==> flow/design.v <==
module ctrl_fsm (
    input clk,
    input rst,
    input start,
    output reg done,
    output reg busy,
    output reg [1:0] layer_sel,     
    output reg [9:0] row_idx,        
    output reg mac_en_l1,            
    output reg mac_clr_l1,           
    output reg mac_en_l2,            
    output reg mac_clr_l2,           
    output reg load_img,             
    output reg comp_l1,              
    output reg apply_relu,           
    output reg comp_l2,              
    output reg find_max,             
    output reg [9:0] cycle_cnt       
);
    localparam IDLE     = 4'd0;
    localparam INIT     = 4'd1;
    localparam LOAD_IMG = 4'd2;
    localparam L1_COMP  = 4'd3;
    localparam L1_RELU  = 4'd4;
    localparam L2_COMP  = 4'd5;
    localparam ARGMAX   = 4'd6;
    localparam DONE     = 4'd7;
    reg [3:0] state, next_state;
    always @(posedge clk) begin
        if (rst) begin
            state <= IDLE;
        end else begin
            state <= next_state;
        end
    end
    always @(*) begin
        next_state = state;
        case (state)
            IDLE: begin
                if (start) begin
                    next_state = INIT;
                end
            end
            INIT: begin
                next_state = LOAD_IMG;
            end
            LOAD_IMG: begin
                if (cycle_cnt < 2) begin
                    next_state = LOAD_IMG;
                end else begin
                    next_state = L1_COMP;
                end
            end
            L1_COMP: begin
                if (cycle_cnt >= 786) begin
                    next_state = L1_RELU;
                end
            end
            L1_RELU: begin
                if (cycle_cnt < 2) begin
                    next_state = L1_RELU;
                end else begin
                    next_state = L2_COMP;
                end
            end
            L2_COMP: begin
                if (cycle_cnt >= 33) begin
                    next_state = ARGMAX;
                end
            end
            ARGMAX: begin
                if (cycle_cnt == 0) begin
                    next_state = ARGMAX;
                end else begin
                    next_state = DONE;
                end
            end
            DONE: begin
                if (!start) begin
                    next_state = IDLE;
                end
            end
            default: next_state = IDLE;
        endcase
    end
    always @(posedge clk) begin
        if (rst) begin
            done <= 1'b0;
            busy <= 1'b0;
            layer_sel <= 2'd0;
            row_idx <= 10'd0;
            mac_en_l1 <= 1'b0;
            mac_clr_l1 <= 1'b0;
            mac_en_l2 <= 1'b0;
            mac_clr_l2 <= 1'b0;
            load_img <= 1'b0;
            comp_l1 <= 1'b0;
            apply_relu <= 1'b0;
            comp_l2 <= 1'b0;
            find_max <= 1'b0;
            cycle_cnt <= 10'd0;
        end else begin
            load_img <= 1'b0;
            apply_relu <= 1'b0;
            find_max <= 1'b0;
            mac_clr_l1 <= 1'b0;
            mac_clr_l2 <= 1'b0;
            case (state)
                IDLE: begin
                    done <= 1'b0;
                    busy <= 1'b0;
                    layer_sel <= 2'd0;
                    row_idx <= 10'd0;
                    cycle_cnt <= 10'd0;
                    mac_en_l1 <= 1'b0;
                    mac_en_l2 <= 1'b0;
                    comp_l1 <= 1'b0;
                    comp_l2 <= 1'b0;
                end
                INIT: begin
                    busy <= 1'b1;
                    mac_clr_l1 <= 1'b1;
                    mac_clr_l2 <= 1'b1;
                    cycle_cnt <= 10'd0;
                    layer_sel <= 2'd0;
                    row_idx <= 10'd0;
                end
                LOAD_IMG: begin
                    layer_sel <= 2'd1;
                    row_idx <= 10'd0;
                    if (cycle_cnt == 0) begin
                        load_img <= 1'b1;   
                        cycle_cnt <= cycle_cnt + 1;
                    end else if (cycle_cnt == 1) begin
                        load_img <= 1'b0;   
                        cycle_cnt <= cycle_cnt + 1;
                    end else begin
                        load_img <= 1'b0;   
                        cycle_cnt <= 10'd0;   
                    end
                end
                L1_COMP: begin
                    comp_l1 <= 1'b1;
                    layer_sel <= 2'd1;
                    if (cycle_cnt < 786) begin
                        if (cycle_cnt == 0) begin
                            mac_en_l1 <= 1'b0;
                        end else if (cycle_cnt >= 2 && cycle_cnt <= 785) begin
                            row_idx <= (cycle_cnt - 2);   
                            mac_en_l1 <= 1'b1;
                        end else begin
                            mac_en_l1 <= 1'b0;   
                        end
                        cycle_cnt <= cycle_cnt + 1;
                    end else begin
                        mac_en_l1 <= 1'b0;
                        cycle_cnt <= 10'd0;
                    end
                end
                L1_RELU: begin
                    comp_l1 <= 1'b0;
                    mac_en_l1 <= 1'b0;
                    if (cycle_cnt == 0) begin
                        apply_relu <= 1'b1;   
                        cycle_cnt <= cycle_cnt + 1;
                    end else if (cycle_cnt == 1) begin
                        apply_relu <= 1'b0;   
                        cycle_cnt <= cycle_cnt + 1;
                    end else begin
                        apply_relu <= 1'b0;   
                        cycle_cnt <= 10'd0;   
                    end
                end
                L2_COMP: begin
                    comp_l2 <= 1'b1;
                    layer_sel <= 2'd2;
                    if (cycle_cnt < 33) begin
                        if (cycle_cnt > 0 && cycle_cnt <= 32) begin
                            row_idx <= (cycle_cnt - 1);   
                            mac_en_l2 <= 1'b1;
                        end else begin
                            mac_en_l2 <= 1'b0;   
                        end
                        cycle_cnt <= cycle_cnt + 1;
                    end else begin
                        mac_en_l2 <= 1'b0;
                        cycle_cnt <= 10'd0;
                    end
                end
                ARGMAX: begin
                    comp_l2 <= 1'b0;
                    if (cycle_cnt == 0) begin
                        find_max <= 1'b1;
                        cycle_cnt <= cycle_cnt + 1;
                    end else if (cycle_cnt == 1) begin
                        find_max <= 1'b0;   
                        cycle_cnt <= cycle_cnt + 1;
                    end else begin
                        find_max <= 1'b0;
                        cycle_cnt <= 10'd0;
                    end
                end
                DONE: begin
                    done <= 1'b1;
                    busy <= 1'b0;
                end
                default: begin
                    done <= 1'b0;
                    busy <= 1'b0;
                end
            endcase
        end
    end
endmodule
### From RTL to reports: ctrl_fsm

What the tools print for ctrl_fsm, step after step.
Line numbers count from 1 in the design file above.
Operators: Yosys type, input widths -> output width; for muxes data width and select width s.
The mark - stands for no value.

| set-up | value |
|---|---|
| top | ctrl_fsm |
| clock input | clk |
| library | sky130hd |
| timing corner | tt_025C_1v80 |

### After elaboration

Yosys after proc, flatten, opt, wreduce and memory -nomap, before mapping. Memory bits, and registers merged into a memory's read port (data or address), are not among the register bits. Print and check cells are not counted.

| word-level totals | value |
|---|---|
| register bits | 36 |
| input bits | 3 |
| output and inout bits | 33 |
| cells after elaboration | 102 |

| operators by class | value |
|---|---|
| $add $sub $neg | 3 |
| $lt $le $gt $ge | 9 |
| eq/ne operators | 17 |
| muxes and demuxes | 33 |
| bitwise operators | 3 |
| reductions and logical operators | 23 |

Operator list:

| kind | number |
|---|---|
| $mux 10 | 9 |
| $pmux 10 s4 | 1 |
| $pmux 4 s8 | 1 |
| $pmux 10 s3 | 1 |
| $ne 2x2->1 const B | 9 |
| $eq 4x3->1 const B | 4 |
| $mux 4 | 4 |
| $reduce_or 2->1 | 7 |
| $pmux 1 s2 | 6 |
| $add 10x1->10 const B | 1 |
| $sub 10x1->10 const B | 1 |
| $gt 10x1->1 const B | 1 |
| $eq 10x1->1 const B | 1 |
| $ge 10x10->1 const B | 1 |
| $le 10x10->1 const B | 1 |
| $lt 10x10->1 const B | 1 |
| $sub 10x2->10 const B | 1 |
| $ge 10x2->1 const B | 1 |
| $lt 10x2->1 const B | 1 |
| $ge 10x6->1 const B | 1 |
| $le 10x6->1 const B | 1 |
| $lt 10x6->1 const B | 1 |
| $logic_not 10->1 | 1 |
| $mux 1 | 10 |
| $eq 4x2->1 const B | 2 |
| $reduce_bool 2->1 | 3 |
| $reduce_bool 3->1 | 2 |
| $reduce_or 3->1 | 2 |

Other operator kinds: 10; their cells: 13.

### Longest topological paths

Longest topological path by Yosys (ltp), each cell counted once; first at word level (registers and memories cut), then after technology mapping (sequential cells cut; the memories' decode and read muxes count).

| logic depth | value |
|---|---|
| depth in word-level cells | 6 |
| ABC_AREA | 1 |
| mapped depth | 14 |

### After synthesis

Yosys stat after the flow's synthesis: flattened, memories mapped to cells. It holds for the ABC_AREA given above (unset counts as 0); a run with the other value may have another netlist.

Cell types:

| cell | number | total area (um^2) |
|---|---|---|
| sky130_fd_sc_hd__dfxtp_1 | 40 | 800.768 |
| sky130_fd_sc_hd__nand2_1 | 64 | 240.23 |
| sky130_fd_sc_hd__a21oi_1 | 29 | 145.139 |
| sky130_fd_sc_hd__nand3_1 | 27 | 135.13 |
| sky130_fd_sc_hd__nor2_1 | 35 | 131.376 |
| sky130_fd_sc_hd__inv_1 | 33 | 123.869 |
| sky130_fd_sc_hd__ha_1 | 9 | 112.608 |
| sky130_fd_sc_hd__o21ai_0 | 19 | 95.091 |
| sky130_fd_sc_hd__buf_6 | 5 | 56.304 |
| sky130_fd_sc_hd__nand3b_1 | 5 | 37.536 |
| sky130_fd_sc_hd__nor2_2 | 6 | 37.536 |
| sky130_fd_sc_hd__xor2_1 | 4 | 35.034 |
| sky130_fd_sc_hd__nor2_4 | 3 | 33.782 |
| sky130_fd_sc_hd__nand2_2 | 5 | 31.28 |
| sky130_fd_sc_hd__nand4_1 | 5 | 31.28 |
| sky130_fd_sc_hd__nor3_1 | 6 | 30.029 |
| sky130_fd_sc_hd__buf_4 | 3 | 22.522 |
| sky130_fd_sc_hd__nand3_2 | 2 | 20.019 |

Not listed: further types 20, cells in them 34.

| synthesis totals | value |
|---|---|
| mapped cells | 334 |
| cell area after synthesis | 2346.0 um^2 |
| mapped flip-flops | 40 |
| buffers | 14 |

### Worst setup path after synthesis

Path of least setup slack by OpenSTA after synthesis, without wires, with an ideal clock, recovery checks aside; 20% of the period is set as input and as output delay. Where synthesis merged equal registers, the netlist keeps one of their names.

| timing path after synthesis | value |
|---|---|
| kind | register to register |
| start | reg cycle_cnt[0] |
| end | reg row_idx[9] |
| clock period | 2730 ps |
| setup time | 115 ps |
| launch time at the first pin | 0 ps |
| arrival | 1854 ps |
| setup slack | 761 ps |
| delay of the path | 1969 ps |
| stages on the path | 13 |
| buffers on the path | 2 |
| synthesis period reached | 1969 ps |

"delay of the path" is the arrival time less input delay plus setup time.
"stages on the path": output pins that drive a net of the path, with the launching flip-flop's if there is one; two outputs of one cell count as two.
"synthesis period reached" is the clock period less the worst setup slack; recovery checks do not enter. This is arithmetic on one report: input and output delays are still those of the set period (20% each).
The rows between start and end are the longest chain of elaborated cells between them; the timing report does not say that the signal goes this way. Where chains are equally long, one stands for them.
Each line given opens the expression or statement behind the cell; cells for indexed reads and writes are added by Yosys, which also makes memories of some case tables.
At most two assigning lines are given for a register; there are more.

| between the ends, after synthesis | value |
|---|---|
| cells stage by stage | sky130_fd_sc_hd__dfxtp_1 sky130_fd_sc_hd__clkbuf_1 sky130_fd_sc_hd__inv_1 sky130_fd_sc_hd__ha_1 sky130_fd_sc_hd__nand3_1 sky130_fd_sc_hd__nor2_4 sky130_fd_sc_hd__nor2_2 sky130_fd_sc_hd__nand2_2 sky130_fd_sc_hd__a21oi_4 sky130_fd_sc_hd__buf_6 sky130_fd_sc_hd__nand3_1 sky130_fd_sc_hd__nand2_1 sky130_fd_sc_hd__nor2_1 |
| cells in the longest elaborated chain | 6 |
| elaborated cells between the ends (all ways) | 23 |
| those cells by class | 2 x add/sub; 6 x compare; 5 x eq/ne; 6 x mux; 4 x reduce/logical |

RTL lines, path after synthesis:

| what | RTL line | source |
|---|---|---|
| from (decl) | 18 | `output reg [9:0] cycle_cnt` |
| from (assign) | 133 | `cycle_cnt <= cycle_cnt + 1;` |
| from (assign) | 136 | `cycle_cnt <= cycle_cnt + 1;` |
| $ge 10x2->1 | 148 | `end else if (cycle_cnt >= 2 && cycle_cnt <= 785) begin` |
| $logic_and 1x1->1 | 148 |  |
| $mux 10 | 148 |  |
| $mux 10 | 146 | `if (cycle_cnt == 0) begin` |
| $mux 10 | 145 | `if (cycle_cnt < 786) begin` |
| $pmux 10 s3 | 108 | `case (state)` |
| to (assign) | 149 | `row_idx <= (cycle_cnt - 2);` |
| to (assign) | 179 | `row_idx <= (cycle_cnt - 1);` |
| to (decl) | 8 | `output reg [9:0] row_idx,` |

### Worst path after layout

From the final timing report of run B: the path of least setup slack in the routed layout; clock arrival at registers is part of the times.
The path's times are printed in steps of 10 ps; the period is the one set.

| timing path after layout | value |
|---|---|
| kind | register to output |
| start | reg cycle_cnt[3] |
| end | out cycle_cnt[3] |
| clock period | 2170 ps |
| launch time at the first pin | 290 ps |
| arrival | 1560 ps |
| setup slack | 180 ps |
| stages on the path | 2 |
| buffers on the path | 1 |

At most two assigning lines are given for a register; there are more.

| between the ends, after layout | value |
|---|---|
| cells stage by stage | sky130_fd_sc_hd__dfxtp_1 sky130_fd_sc_hd__clkdlybuf4s50_1 |
| cells in the longest elaborated chain | 0 |
| elaborated cells between the ends (all ways) | 0 |

RTL lines, path after layout:

| what | RTL line | source |
|---|---|---|
| from (decl) | 18 | `output reg [9:0] cycle_cnt` |
| from (assign) | 133 | `cycle_cnt <= cycle_cnt + 1;` |
| from (assign) | 136 | `cycle_cnt <= cycle_cnt + 1;` |
| to (decl) | 18 |  |

Ticket comment

Stored flow runs of ctrl_fsm (2 of them; Yosys, OpenROAD, sky130hd). They differ in their settings and are not a sequence. Constraints: input delay and output delay 20% of the set period each, output load 0.01 pF.
"period achieved" is the run's clock period less its worst setup slack. It is reckoned from that one timing run; input and output delays stay at 20% of the period that was set.
"time used up by the worst setup path": the worst setup path's part of the clock period (all of it between registers, 20% less for each end at a port) less its slack. A launch clock that arrives late makes it longer, a capture clock that arrives late makes it shorter.
"total power after layout" rests on the timing tool's default activity at the inputs, not on a simulated workload.
"time used up by the worst setup path" is known to 10 ps.

#### Run A

| setting | value |
|---|---|
| period_ns | `1.59` |
| CORE_UTILIZATION | `49` |
| SETUP_SLACK_MARGIN | `0.27` |
| PLACE_DENSITY_LB_ADDON | `0.3` |
| CORE_ASPECT_RATIO | `0.62` |
| CELL_PAD_IN_SITES_GLOBAL_PLACEMENT | `1` |
| CELL_PAD_IN_SITES_DETAIL_PLACEMENT | `2` |
| MAX_ROUTING_LAYER | `met4` |
| CAP_MARGIN | `20` |
| CORE_MARGIN | `2` |
| SLEW_MARGIN | `20` |

Incomplete, placement halted on DPL-0033.

#### Run B

| setting | value |
|---|---|
| period_ns | `2.17` |
| CORE_UTILIZATION | `37` |
| PLACE_DENSITY_LB_ADDON | `0.19` |
| TNS_END_PERCENT | `15` |
| ABC_AREA | `1` |
| GPL_TIMING_DRIVEN | `0` |
| CAP_MARGIN | `20` |
| SLEW_MARGIN | `10` |
| MIN_ROUTING_LAYER | `met2` |
| CORE_MARGIN | `2` |

| result | value |
|---|---|
| cell area after synthesis | 2346.0 um^2 |
| die outline area | 6993.1 um^2 |
| area of the standard cells in the finished layout | 2934.1 um^2 |
| utilization | 0.47 |
| setup slack of the critical path | 178 ps |
| total negative setup slack | 0 ps |
| worst hold slack in the final report | 428 ps |
| total power after layout | 1703 µW |
| period achieved | 1992 ps |
| time used up by the worst setup path | 1560 ps |
| worst path kind | register to output |
