==> flow/design.v <==
module mac_unit (
    input clk,
    input rst,
    input en,                       
    input clr,                      
    input signed [7:0] a,           
    input signed [7:0] b,           
    output reg signed [19:0] acc    
);
    wire signed [15:0] prod;
    assign prod = a * b;
    always @(posedge clk) begin
        if (rst) begin
            acc <= 20'sd0;
        end else if (clr) begin
            acc <= 20'sd0;
        end else if (en) begin
            acc <= acc + {{4{prod[15]}}, prod};   
        end
    end
endmodule
---- Tool chain data of mac_unit ----
What the tools print for mac_unit, step after step.
Line numbers count from 1 in the design file above.
The mark - stands for no value.
inputs
  top ..................................... mac_unit
  clock port .............................. clk
  library ................................. sky130hd
  corner .................................. tt_025C_1v80

---- Word level ----
Source: Yosys, flattened and elaborated, memories not mapped. Widths are those after wreduce. Registers that Yosys merges into a memory's read port (data or address) are not register bits. Print and check cells do not count. Equal cells are merged and count once.
bit counts
  cells after elaboration ................. 4
  input bits .............................. 20
  output and inout port bits .............. 20
  flip-flop bits (word level) ............. 20
operators by class
  $mul .................................... 1
  add/subtract/negate cells ............... 1
  reductions and logical operators ........ 1
operator list
  operator                    count
  multiplier 8 x 8 -> 16 bit  1
  adder 20 bit                1
  OR reduction 2 bit          1

---- Longest topological paths ----
Depth = most cells in a row (Yosys ltp): at word level without a register or memory, in the mapped netlist without a sequential cell, where the memories' decode and read muxes count.
logic depth
  word-level depth ........................ 2
  ABC_AREA ................................ 0
  gate-level depth with buffers ........... 25

---- Mapped cells and area ----
Source: synth_stat.txt of the flow (Yosys; design flattened, memories mapped). It holds for the ABC_AREA given above (unset counts as 0); a run with the other value may have another netlist.
Totals and module areas in this step are rounded.
cells by type
  cell                       count  total area (sq um)
  sky130_fd_sc_hd__fa_1      56     1.12E+03
  sky130_fd_sc_hd__ha_1      50     625.6
  sky130_fd_sc_hd__dfxtp_1   20     400.384
  sky130_fd_sc_hd__inv_1     96     360.346
  sky130_fd_sc_hd__and2_1    45     281.52
  sky130_fd_sc_hd__xnor2_1   19     166.41
  sky130_fd_sc_hd__a21oi_1   28     140.134
  sky130_fd_sc_hd__a21o_1    13     97.594
  sky130_fd_sc_hd__nand2_1   24     90.086
  sky130_fd_sc_hd__nor2_1    23     86.333
  sky130_fd_sc_hd__mux2i_1   8      80.077
  sky130_fd_sc_hd__nor2b_1   10     62.56
  sky130_fd_sc_hd__o21bai_1  8      60.058
  sky130_fd_sc_hd__nand3_1   11     55.053
  sky130_fd_sc_hd__o21ai_0   10     50.048
  sky130_fd_sc_hd__a31oi_1   6      37.536
  sky130_fd_sc_hd__and3_1    6      37.536
  sky130_fd_sc_hd__xor2_1    4      35.034
Not listed: further types 31, cells in them 61.
synthesis totals
  mapped flip-flops ....................... 20
  chip area (Yosys) ....................... 4210 sq um
  mapped cells ............................ 498
  sequential part of the area ............. 400 sq um

---- Timing after synthesis ----
OpenSTA on the mapped netlist: ideal clock, no wires. The path of least setup slack (recovery checks aside). Input and output delay are each 20% of the period. Register names are those of the netlist, which keeps one name where synthesis merged equal registers.
path post-synthesis
  path kind ............................... input to register
  start ................................... input b[3]
  end ..................................... register acc[19]
  required time ........................... 9.748 ns
  stages on the path ...................... 22
  buffers on the path ..................... 0
  period .................................. 9.87 ns
  delay of the path ....................... 5.355 ns
  arrival time ............................ 7.207 ns
  launch time at the first pin ............ 1.974 ns
  setup slack ............................. 2.541 ns
  input delay ............................. 1.974 ns
  synthesis period reached ................ 7.329 ns
"delay of the path" is the arrival time less input delay plus setup time.
"stages on the path" counts driving pins, that of a launching flip-flop among them; a cell with two outputs on the path counts twice.
"synthesis period reached" is the clock period less the worst setup slack; recovery checks do not enter. This is arithmetic on one report: input and output delays are still those of the set period (20% each).
Between the ends stands the longest chain of elaborated cells between them, by number of cells; it is not shown to be the way that was timed. Of several equally long chains one is given.
Each line given opens the expression or statement behind the cell; cells for indexed reads and writes are added by Yosys, which also makes memories of some case tables.
A register here has more assigning lines than the two given.
on the way, post-synthesis
  cells stage by stage .................... sky130_fd_sc_hd__and2_1 -> sky130_fd_sc_hd__fa_1 -> sky130_fd_sc_hd__inv_1 -> sky130_fd_sc_hd__fa_1 -> sky130_fd_sc_hd__inv_1 -> sky130_fd_sc_hd__fa_1 -> sky130_fd_sc_hd__inv_1 -> sky130_fd_sc_hd__fa_1 -> sky130_fd_sc_hd__inv_1 -> sky130_fd_sc_hd__ha_1 -> sky130_fd_sc_hd__a21o_1 -> sky130_fd_sc_hd__o21bai_1 -> sky130_fd_sc_hd__or4_1 -> sky130_fd_sc_hd__nand3_1 -> sky130_fd_sc_hd__ha_1 -> sky130_fd_sc_hd__a21o_1 -> sky130_fd_sc_hd__o21bai_1 -> sky130_fd_sc_hd__o21bai_1 -> sky130_fd_sc_hd__a221oi_1 -> sky130_fd_sc_hd__and3_1 -> sky130_fd_sc_hd__mux2i_1 -> sky130_fd_sc_hd__mux2i_1
  length of the longest elaborated chain .. 2
  elaborated cells between the ends (all ways) .. 2
  classes of those cells .................. add/sub: 1; mul: 1
RTL lines, path post-synthesis
  item                        RTL line  RTL
  start: declaration          7         input signed [7:0] b,
  multiplier 8 x 8 -> 16 bit  11        assign prod = a * b;
  adder 20 bit                18        acc <= acc + {{4{prod[15]}}, prod};
  end: assignment             16        acc <= 20'sd0;
  end: assignment             18
  end: declaration            8         output reg signed [19:0] acc

---- Path in the finished layout ----
Path of least setup slack in the final report of record 2 (OpenROAD, finished layout, wires in). Where an end is a register, its clock arrival counts in the times.
path after layout
  path kind ............................... input to register
  start ................................... input b[4]
  end ..................................... register acc[19]
  period .................................. 6.72 ns
  input delay ............................. 1.34 ns
  stages on the path ...................... 22
  required time ........................... 6.93 ns
  buffers on the path ..................... 3
  launch time at the first pin ............ 1.34 ns
  arrival time ............................ 7.07 ns
  setup slack ............................. -0.14 ns
Between the ends stands the longest chain of elaborated cells between them, by number of cells; it is not shown to be the way that was timed. Of several equally long chains one is given.
A register here has more assigning lines than the two given.
on the way, after layout
  cells stage by stage .................... sky130_fd_sc_hd__clkbuf_4 -> sky130_fd_sc_hd__and2_1 -> sky130_fd_sc_hd__fa_2 -> sky130_fd_sc_hd__buf_4 -> sky130_fd_sc_hd__fa_1 -> sky130_fd_sc_hd__inv_1 -> sky130_fd_sc_hd__fa_1 -> sky130_fd_sc_hd__fa_1 -> sky130_fd_sc_hd__inv_1 -> sky130_fd_sc_hd__ha_1 -> sky130_fd_sc_hd__inv_1 -> sky130_fd_sc_hd__and3_1 -> sky130_fd_sc_hd__a2111oi_4 -> sky130_fd_sc_hd__nand3_4 -> sky130_fd_sc_hd__buf_4 -> sky130_fd_sc_hd__ha_2 -> sky130_fd_sc_hd__nand4_1 -> sky130_fd_sc_hd__o21bai_1 -> sky130_fd_sc_hd__a221oi_2 -> sky130_fd_sc_hd__and3_1 -> sky130_fd_sc_hd__mux2i_1 -> sky130_fd_sc_hd__mux2i_1
  length of the longest elaborated chain .. 2
  elaborated cells between the ends (all ways) .. 2
  classes of those cells .................. add/sub: 1; mul: 1
RTL lines, path after layout
  item                        RTL line  RTL
  start: declaration          7         input signed [7:0] b,
  multiplier 8 x 8 -> 16 bit  11        assign prod = a * b;
  adder 20 bit                18        acc <= acc + {{4{prod[15]}}, prod};
  end: assignment             16        acc <= 20'sd0;
  end: assignment             18
  end: declaration            8         output reg signed [19:0] acc

Data sheet: physical implementation of mac_unit

2 stored runs of mac_unit in the flow (synthesis by Yosys, layout by OpenROAD, sky130hd cells), in arbitrary order. Constraints: input delay and output delay 20% of the set period each, output load 0.01 pF.
"achieved clock period": clock period set for the run, less the worst setup slack. It is reckoned from that one timing run; input and output delays stay at 20% of the period that was set.
By "time of the worst setup path" is meant the share of the clock period that the worst setup path is allowed (20% is reserved at inputs, 20% at outputs), minus its slack. Clock arrival times at its registers enter into it.
Results are given in rounded form.

---- record 1 ----
settings
  period_ns = 4.23
  CORE_UTILIZATION = 57
  PLACE_DENSITY_LB_ADDON = 0.11
  HOLD_SLACK_MARGIN = -0.07
  CORE_ASPECT_RATIO = 0.85
  CELL_PAD_IN_SITES_DETAIL_PLACEMENT = 1
  GPL_TIMING_DRIVEN = 1
  MIN_ROUTING_LAYER = met1
  MAX_ROUTING_LAYER = met4
  CAP_MARGIN = 20
  CORE_MARGIN = 2
  SLEW_MARGIN = 20
results
  stopped before the end: placement reported DPL-0033

---- record 2 ----
settings
  period_ns = 6.72
  CORE_UTILIZATION = 71
  SETUP_SLACK_MARGIN = 0.29
  PLACE_DENSITY_LB_ADDON = 0.12
  CORE_ASPECT_RATIO = 1.6
  GPL_TIMING_DRIVEN = 0
  CAP_MARGIN = 0
  MAX_ROUTING_LAYER = met4
  CORE_MARGIN = 2
  SLEW_MARGIN = 20
results
  achieved clock period ................... 6.861 ns
  worst setup slack after layout .......... -0.141 ns
  time of the worst setup path ............ 5.52 ns
  type of the worst setup path ............ input to register
  total negative slack .................... -0.233 ns
  area of the synthesized netlist ......... 4210 sq um
  total die area .......................... 6580 sq um
  final worst hold slack .................. 0.494 ns
  utilization of the finished layout ...... 90.2%
  standard-cell area after layout ......... 5170 sq um
